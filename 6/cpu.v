==> flow/design.v <==
module cpu (
	input clk,
	input reset_n,
	output reg [3:0] mem_address,
	input [7:0] mem_data_r,
	output reg [7:0] mem_data_w,
	output reg mem_we,
	output [1:0] dbg_state,
	output [3:0] dbg_r0,
	output [3:0] dbg_r1,
	output [3:0] dbg_pc
);
reg [1:0] state;	 
reg [3:0] pc;		 
reg [7:0] opcode;	 
reg [3:0] r0;		 
reg [3:0] r1;		 
assign dbg_state = state;
assign dbg_r0 = r0;
assign dbg_r1 = r1;
assign dbg_pc = pc;
always@(posedge clk, negedge reset_n)
if(reset_n == 0)	 
begin
	state <= 0;		 
	pc <= 0;
	r0 <= 0;
	r1 <= 0;
	mem_we <= 0;	 
end
else
begin
	case(state)
		0:
		begin
			state <= 1;			 
			mem_we <= 0;		 
			mem_address <= pc;	 
		end
		1:
		begin
			state <= 2;
			opcode <= mem_data_r;	 
			pc <= pc + 1;			 
		end
		2:
		begin
			state <= 3;
			if(opcode[7]==0)					 
			begin
				case(opcode[6:4])				 
					3'b000:						 
					begin
						pc <= opcode[3:0];		 
					end					
					3'b010:						 
					begin
						r0 <= r0 + r1;			 
					end
					3'b011:						 
					begin
						r1 <= r0 + r1;			 
					end
				endcase
			end
			else									 
			begin
				if(opcode[6])						 
				begin
					mem_address <= opcode[3:0];		 
					if(opcode[5])					 
					begin
						if(opcode[4])				 
							mem_data_w <= r1;		 
						else
							mem_data_w <= r0;		 
					end
				end
				else								 
				begin								 
					case(opcode[5:4])				 
						2'b00: r0 <= opcode[3:0];	 
						2'b01: r1 <= opcode[3:0];	 
						2'b10: r0 <= r1;			 
						2'b11: r1 <= r0;			 
					endcase
				end
			end
		end
		3:			 
		begin
			state <= 0;
			if(opcode[7:5]==3'b111)
				mem_we <= 1;			 
			if(opcode[7:5]==3'b110)		 
			begin
				if(opcode[4]==0)		 
					r0 <= mem_data_r;	 
				else
					r1 <= mem_data_r;	 
			end
		end
	endcase
end
endmodule
### Reports on cpu

The steps from the RTL of cpu to its reports follow in flow order.
Lines are those of the file above, counted from 1.
The mark - stands for no value.

| set-up | value |
|---|---|
| top module | cpu |
| clock | clk |
| cell library | sky130hd |
| timing corner | tt_025C_1v80 |

### Elaborated design

Source: Yosys, flattened and elaborated, memories not mapped. Widths are those after wreduce. Registers that Yosys merges into a memory's read port (data or address) are not register bits. Print and check cells do not count. Equal cells are merged and count once.

| storage and ports | value |
|---|---|
| register bits after elaboration | 35 |
| bits of input ports | 10 |
| output and inout port bits | 27 |
| word-level cells | 71 |

| operators by class | value |
|---|---|
| $add $sub $neg | 2 |
| equal/unequal tests | 23 |
| multiplexer cells | 24 |
| reduce/logical cells | 14 |

Operators by type and width:

| kind | number |
|---|---|
| two-way mux 4 bit | 15 |
| parallel mux 4 bit (select 2 bit) | 6 |
| inequality test 2 bit (second input constant) | 8 |
| AND reduction 6 bit | 2 |
| inequality test 3 bit (second input constant) | 3 |
| equality test 2 bit (second input constant) | 4 |
| nonzero test 2 bit | 4 |
| inequality test 4 bit (second input constant) | 2 |
| parallel mux 2 bit (select 4 bit) | 1 |
| equality test 3 x 2 -> 1 bit (second input constant) | 2 |
| equality test 3 bit (second input constant) | 2 |
| AND reduction 5 bit | 1 |
| equality test 2 x 1 -> 1 bit (second input constant) | 2 |
| zero test 2 bit | 2 |
| AND reduction 2 bit | 2 |
| adder 4 x 1 -> 4 bit (second input constant) | 1 |
| adder 4 bit | 1 |
| AND reduction 4 bit | 1 |
| zero test 3 bit | 1 |
| AND reduction 3 bit | 1 |
| parallel mux 1 bit (select 2 bit) | 1 |
| two-way mux 1 bit | 1 |

### Logic depth

Depth = most cells in a row (Yosys ltp): at word level without a register or memory, in the mapped netlist without a sequential cell, where the memories' decode and read muxes count.

| logic depth | value |
|---|---|
| depth after elaboration | 5 |
| ABC_AREA | 0 |
| depth in mapped cells | 7 |
| gate-level depth less buffers | 7 |

### Synthesis result

Yosys stat after the flow's synthesis: flattened, memories mapped to cells. It holds for the ABC_AREA given above (unset counts as 0); a run with the other value may have another netlist.
Totals and module areas in this step are rounded.

Cell types:

| type | number | total area (um2) |
|---|---|---|
| sky130_fd_sc_hd__edfxtp_1 | 16 | 480.461 |
| sky130_fd_sc_hd__dfrtp_1 | 15 | 375.36 |
| sky130_fd_sc_hd__ha_1 | 9 | 112.608 |
| sky130_fd_sc_hd__mux2_2 | 9 | 101.347 |
| sky130_fd_sc_hd__buf_4 | 8 | 60.058 |
| sky130_fd_sc_hd__o21ai_0 | 11 | 55.053 |
| sky130_fd_sc_hd__nand3_1 | 10 | 50.048 |
| sky130_fd_sc_hd__mux2i_1 | 4 | 40.038 |
| sky130_fd_sc_hd__inv_1 | 10 | 37.536 |
| sky130_fd_sc_hd__nand2_1 | 9 | 33.782 |
| sky130_fd_sc_hd__a31oi_1 | 5 | 31.28 |
| sky130_fd_sc_hd__a21oi_1 | 6 | 30.029 |
| sky130_fd_sc_hd__nor2_1 | 8 | 30.029 |
| sky130_fd_sc_hd__o32ai_4 | 1 | 27.526 |
| sky130_fd_sc_hd__o211ai_1 | 3 | 22.522 |
| sky130_fd_sc_hd__or3b_4 | 2 | 22.522 |
| sky130_fd_sc_hd__nor4_4 | 1 | 21.27 |
| sky130_fd_sc_hd__fa_1 | 1 | 20.019 |

Not listed: further types 27, cells in them 33.

| mapped netlist | value |
|---|---|
| cell count | 161 |
| chip area (Yosys) | 1800 um2 |
| sequential area | 856 um2 |
| flip-flop cells | 31 |
| buffer cells | 11 |

### Timing after synthesis

Path of least setup slack by OpenSTA after synthesis, without wires, with an ideal clock, recovery checks aside; 20% of the period is set as input and as output delay. Where synthesis merged equal registers, the netlist keeps one of their names.

| path post-synthesis | value |
|---|---|
| path type | flip-flop to flip-flop |
| start point | reg state[0] |
| end point | reg mem_address[0] |
| clock period | 3.66 ns |
| library setup time | 0.365 ns |
| time at the first pin | 0.000 ns |
| data arrival time | 1.582 ns |
| data required time | 3.295 ns |
| path slack | 1.713 ns |
| delay of the path | 1.947 ns |
| driving pins on the path | 7 |
| path buffers | 2 |
| synthesis period reached | 1.947 ns |

"delay of the path" is the arrival time less input delay plus setup time.
"driving pins on the path" counts driving pins, that of a launching flip-flop among them; a cell with two outputs on the path counts twice.
"synthesis period reached" is the clock period less the worst setup slack; recovery checks do not enter. This is arithmetic on one report: input and output delays are still those of the set period (20% each).
Between the ends stands the longest chain of elaborated cells between them, by number of cells; it is not shown to be the way that was timed. Of several equally long chains one is given.
A line is the first line of the expression or statement that the cell stems from. Yosys adds cells for indexed reads and writes and turns some case tables into memories.
At most two assigning lines are given for a register; there are more.
The path ends at the enable pin of a flip-flop; only ways to that pin are counted.

| between the ends, post-synthesis | value |
|---|---|
| cell sequence | sky130_fd_sc_hd__dfrtp_1 sky130_fd_sc_hd__inv_1 sky130_fd_sc_hd__ha_1 sky130_fd_sc_hd__buf_4 sky130_fd_sc_hd__clkbuf_1 sky130_fd_sc_hd__nand3_1 sky130_fd_sc_hd__a21boi_0 |
| cells in the longest elaborated chain | 3 |
| elaborated cells between the ends (all ways) | 6 |
| RTL lines with such cells | 1 |
| those cells by class | eq/ne (3); reduce/logical (3) |

RTL lines, path post-synthesis:

| item | RTL line | text |
|---|---|---|
| from (decl) | 13 | `reg [1:0] state;` |
| from (assign) | 25 | `state <= 0;` |
| from (assign) | 36 | `state <= 1;` |
| equality test 2 bit | 33 | `case(state)` |
| nonzero test 2 bit | - |  |
| AND reduction 4 bit | - |  |
| to (assign) | 38 | `mem_address <= pc;` |
| to (assign) | 70 | `mem_address <= opcode[3:0];` |
| to (decl) | 4 | `output reg [3:0] mem_address,` |

### Timing after layout

From the final timing report of flow run A: the path of least setup slack in the routed layout; clock arrival at registers is part of the times.

| path after layout | value |
|---|---|
| path type | flip-flop to flip-flop |
| start point | reg state[0] |
| end point | reg r0[1] |
| clock period | 2.0 ns |
| library setup time | 0.09 ns |
| time at the first pin | 0.35 ns |
| data arrival time | 2.34 ns |
| data required time | 2.25 ns |
| path slack | -0.09 ns |
| driving pins on the path | 8 |
| path buffers | 1 |

Between the ends stands the longest chain of elaborated cells between them, by number of cells; it is not shown to be the way that was timed. Of several equally long chains one is given.
At most two assigning lines are given for a register; there are more.

| between the ends, after layout | value |
|---|---|
| cell sequence | sky130_fd_sc_hd__dfrtp_1 sky130_fd_sc_hd__inv_2 sky130_fd_sc_hd__ha_4 sky130_fd_sc_hd__or3b_4 sky130_fd_sc_hd__o32ai_4 sky130_fd_sc_hd__buf_4 sky130_fd_sc_hd__nor2_1 sky130_fd_sc_hd__a31oi_1 |
| cells in the longest elaborated chain | 3 |
| elaborated cells between the ends (all ways) | 10 |
| RTL lines with such cells | 1 |
| those cells by class | eq/ne (7); mux (1); reduce/logical (2) |

RTL lines, path after layout:

| item | RTL line | text |
|---|---|---|
| from (decl) | 13 | `reg [1:0] state;` |
| from (assign) | 25 | `state <= 0;` |
| from (assign) | 36 | `state <= 1;` |
| equality test 2 bit | 33 | `case(state)` |
| inequality test 4 bit | - |  |
| AND reduction 6 bit | - |  |
| to (assign) | 58 | `r0 <= r0 + r1;` |
| to (assign) | 82 | `2'b00: r0 <= opcode[3:0];` |
| to (decl) | 16 | `reg [3:0] r0;` |

Wiki page: cpu / flow data

Stored flow runs of cpu (2 of them; Yosys, OpenROAD, sky130hd). They differ in their settings and are not a sequence. Constraints: input delay and output delay 20% of the set period each, output load 0.01 pF.
"power consumption" rests on the timing tool's default activity at the inputs, not on a simulated workload.
Results are given in rounded form.
Among the settings, . means not set for that run.
A result given as . is not shown for that run.

| stored run | period_ns | CORE_UTILIZATION | CAP_MARGIN | CORE_MARGIN | SLEW_MARGIN | PLACE_DENSITY_LB_ADDON | CELL_PAD_IN_SITES_DETAIL_PLACEMENT | CTS_CLUSTER_DIAMETER | MIN_ROUTING_LAYER | MAX_ROUTING_LAYER | netlist area reported by Yosys (um2) | standard-cell area after routing (um2) | area inside the die boundary (um2) | worst setup slack after layout (ns) | power consumption (mW) | total negative setup slack (ns) |
|---|---|---|---|---|---|---|---|---|---|---|---|---|---|---|---|---|
| flow run A | 2.0 | 70 | 20 | 2 | 20 | . | . | . | . | . | 1800 | 2290 | 3000 | -0.089 | 1.84 | -0.089 |
| flow run B | 1.23 | 53 | 20 | 2 | 20 | 0.24 | 2 | 346 | met1 | met4 | . | . | . | . | . | . |

Flow run B: unfinished; error DPL-0033 in placement
